==> flow/design.v <==
`timescale 1ns / 1ps
module iir(clk,
           rst_n,
           x,
           y);
    input clk;
    input rst_n;
    input signed [31:0] x;
    output reg signed [31:0] y;
    reg signed [31:0] y1;
    reg signed [31:0] y2;
    reg signed [31:0] x1;
    reg signed [31:0] x2;
    always@(*)
    begin
        y = 6*x + (x1) + 2*(x2) - 4*(y1) - 3*(y2);
    end
    always@(posedge clk or negedge rst_n)
    begin
        if(~rst_n)
        begin
            y1 <= 0;
            y2 <= 0;
            x1 <= 0;
            x2 <= 0;
        end
        else
        begin
            y1 <= y;
            y2 <= y1;
            x1 <= x;
            x2 <= x1;
        end
    end
endmodule
* Tool chain data of iir
The steps from the RTL of iir to its reports follow in flow order. Lines are those of the file above, counted from 1. Operators: Yosys type, input widths -> output width; for muxes data width and select width s. Library cell names are shortened. A cell with n/a has no value.
Inputs: top iir, clock input clk, standard-cell library sky130hd, library corner tt_025C_1v80

* Word-level counts
Source: Yosys, flattened and elaborated, memories not mapped. Widths are those after wreduce; folded enables and synchronous resets count as part of the registers. Registers that Yosys merges into a memory's read port (data or address) are not register bits. Print and check cells do not count. Equal cells are merged and count once.
Word-level totals: output and inout bits 32, word-level cells 10, flip-flop bits (word level) 127
Cells by class: add/sub/neg operators 4, $mul 2
Operators with widths (count):
- $mul 3x32->31 const A | 1
- $mul 3x32->32 const A | 1
- $add 32x32->32 | 2
- $sub 32x32->32 | 2

* Longest topological paths
Depth = most cells in a row (Yosys ltp): at word level without a register or memory, in the mapped netlist without a sequential cell, where the memories' decode and read muxes count.
Depth: depth after elaboration 5, ABC_AREA 0, mapped depth 26

* Synthesis result
Source: synth_stat.txt of the flow (Yosys; design flattened, memories mapped). It holds for the ABC_AREA given above (unset counts as 0); a run with the other value may have another netlist.
Mapped netlist: mapped flip-flops 127, buffers 2, area of sequential cells 3178.0 um^2, mapped cells 872, synthesis area 9950.8 um^2
Cells by type (count):
- dfrtp_1 | 127
- fa_1 | 119
- ha_1 | 122
- inv_1 | 202
- xnor2_1 | 52
- a21oi_1 | 41
- a21o_1 | 19
- xor2_1 | 14
- o21a_1 | 12
- nor2_1 | 23
- o21ai_0 | 17
- nand2_1 | 16
- a211oi_1 | 6
- o21bai_1 | 6
- nor2b_1 | 7
- nand4_1 | 6
- a211o_1 | 4
- a21o_2 | 4
Other cell types: 41; their cells: 75.

* Timing after synthesis
OpenSTA on the mapped netlist: ideal clock, no wires. The path of least setup slack (recovery checks aside). Input and output delay are each 20% of the period. Register names are those of the netlist, which keeps one name where synthesis merged equal registers.
Timing post-synthesis: kind input port to output port, start point input x[2], end point output y[28], path delay 5.531 ns, path slack 0.889 ns, external output delay 2.140 ns, launch time at the first pin 2.140 ns, period 10.7 ns, arrival time 7.671 ns, buffers on the path 0, stages 25, synthesis period reached 9.811 ns
"path delay" is the arrival time less input delay plus setup time. A path that ends at an output port has no setup time. "stages": output pins that drive a net of the path, with the launching flip-flop's if there is one; two outputs of one cell count as two. "synthesis period reached" = period - worst setup slack (recovery checks aside). The figure is calculated, with input and output delays left at 20% of the set period. The rows between start and end are the longest chain of elaborated cells between them; the timing report does not say that the signal goes this way. Where chains are equally long, one stands for them. Each line given opens the expression or statement behind the cell; cells for indexed reads and writes are added by Yosys, which also makes memories of some case tables.
On the way, post-synthesis: path through ha_1 ha_1 a21o_1 a21oi_1 o21bai_1 a211o_1 a31o_2 a21o_1 a21o_1 a21oi_1 xnor2_1 fa_1 inv_1 fa_1 fa_1 inv_1 ha_1 and4_1 a21oi_1 o21ai_0 a21oi_1 o21ai_2 a211o_2 a41o_1 xor2_1, cells in the longest elaborated chain 5, elaborated cells on any way between the ends 5, RTL lines with such cells 1
Ends and longest elaborated chain, post-synthesis:
- start, declared | RTL line 8 | input signed [31:0] x;
- $mul 3x32->31 | RTL line 16 | y = 6*x + (x1) + 2*(x2) - 4*(y1) - 3*(y2);
- $add 32x32->32 (2 in a row) | RTL line 16
- $sub 32x32->32 (2 in a row) | RTL line 16
- end, declared | RTL line 9 | output reg signed [31:0] y;

* Timing after layout
Path of least setup slack in the final report of job 1 (OpenROAD, finished layout, wires in). Where an end is a register, its clock arrival counts in the times.
Timing after layout: kind input port to output port, start point input x[8], end point output y[25], launch time at the first pin 1.19 ns, external output delay 1.19 ns, buffers on the path 6, arrival time 7.60 ns, stages 28, period 5.95 ns, path slack -2.84 ns
The rows between start and end are the longest chain of elaborated cells between them; the timing report does not say that the signal goes this way. Where chains are equally long, one stands for them.
On the way, after layout: path through buf_2 ha_4 ha_2 o21a_1 o21a_1 o22a_1 nor3b_4 a21oi_1 buf_4 o21bai_1 a21oi_1 xnor2_1 fa_1 inv_1 fa_2 fa_1 inv_1 ha_1 and3_4 o211ai_2 buf_4 buf_4 a21boi_2 o21a_1 nor2_4 buf_6 xnor2_4 buf_6, cells in the longest elaborated chain 5, elaborated cells on any way between the ends 5, RTL lines with such cells 1
Ends and longest elaborated chain, after layout:
- start, declared | RTL line 8 | input signed [31:0] x;
- $mul 3x32->31 | RTL line 16 | y = 6*x + (x1) + 2*(x2) - 4*(y1) - 3*(y2);
- $add 32x32->32 (2 in a row) | RTL line 16
- $sub 32x32->32 (2 in a row) | RTL line 16
- end, declared | RTL line 9 | output reg signed [31:0] y;

Memo
Re: implementation data of iir

Flow measurements of iir on sky130hd: 2 stored runs with different settings, listed in no order. Input and output delays are each 20% of the period that was set; the output load is 0.01 pF.
"clock period reached" = clock period - worst setup slack. The figure is calculated, with input and output delays left at 20% of the set period.
"allowed time less slack (worst setup path)" means the part of the period allowed to the worst setup path (the constraints hold back 20% at inputs and 20% at outputs) less its slack; where the path has registers, the arrival times of their clocks count too.

[job 1] flow files
==> flow/run.sh <==
#!/bin/bash
# the make line also repeats the synthesis and layout settings of config.mk as NAME=value (left out here)
make -C /OpenROAD-flow-scripts/flow DESIGN_CONFIG=/design/flow/config.mk WORK_HOME=/design/flow/orfs CLKGATE_MAP_FILE= finish
==> flow/config.mk <==
export PLATFORM = sky130hd
export DESIGN_NAME = iir
export DESIGN_NICKNAME = iir
export VERILOG_FILES = /design/flow/design.v
export SDC_FILE = /design/flow/constraint.sdc
export NUM_CORES = 4
export LEC_CHECK = 0
export CAP_MARGIN = 30
export CELL_PAD_IN_SITES_DETAIL_PLACEMENT = 1
export CELL_PAD_IN_SITES_GLOBAL_PLACEMENT = 0
export CORE_ASPECT_RATIO = 0.97
export CORE_MARGIN = 2
export CORE_UTILIZATION = 26
export CTS_CLUSTER_DIAMETER = 135
export CTS_CLUSTER_SIZE = 72
export GPL_TIMING_DRIVEN = 1
export MAX_ROUTING_LAYER = met5
export PLACE_DENSITY = 0.85
export SETUP_SLACK_MARGIN = 0.76
export SLEW_MARGIN = 20
export TNS_END_PERCENT = 60
==> flow/constraint.sdc <==
create_clock -name core_clock -period 5.95 [get_ports {clk}]
set_input_delay 1.1900 -clock core_clock [delete_from_list [all_inputs] [get_ports {clk}]]
set_output_delay 1.1900 -clock core_clock [all_outputs]
set_load 0.01 [all_outputs]

[job 1] result: allowed time less slack (worst setup path) 6.41 ns; kind of the worst setup path input port to output port; worst-case hold slack 0.355 ns; clock period reached 8.787 ns; utilization of the finished layout 40.2%; worst setup slack after layout -2.837 ns; overall die area 39853.2 um^2; standard-cell area after layout 15162.0 um^2; total negative setup slack -73.474 ns; chip area after synthesis (Yosys) 9950.8 um^2

[job 2] flow files
==> flow/run.sh <==
#!/bin/bash
# the make line also repeats the synthesis and layout settings of config.mk as NAME=value (left out here)
make -C /OpenROAD-flow-scripts/flow DESIGN_CONFIG=/design/flow/config.mk WORK_HOME=/design/flow/orfs CLKGATE_MAP_FILE= finish
==> flow/config.mk <==
export PLATFORM = sky130hd
export DESIGN_NAME = iir
export DESIGN_NICKNAME = iir
export VERILOG_FILES = /design/flow/design.v
export SDC_FILE = /design/flow/constraint.sdc
export NUM_CORES = 4
export LEC_CHECK = 0
export ABC_AREA = 1
export CAP_MARGIN = 20
export CELL_PAD_IN_SITES_GLOBAL_PLACEMENT = 3
export CORE_MARGIN = 2
export CORE_UTILIZATION = 62
export GPL_TIMING_DRIVEN = 0
export MAX_ROUTING_LAYER = met5
export SLEW_MARGIN = 20
==> flow/constraint.sdc <==
create_clock -name core_clock -period 9.0 [get_ports {clk}]
set_input_delay 1.8000 -clock core_clock [delete_from_list [all_inputs] [get_ports {clk}]]
set_output_delay 1.8000 -clock core_clock [all_outputs]
set_load 0.01 [all_outputs]

[job 2] result: stopped before the end: placement reported GPL-0301
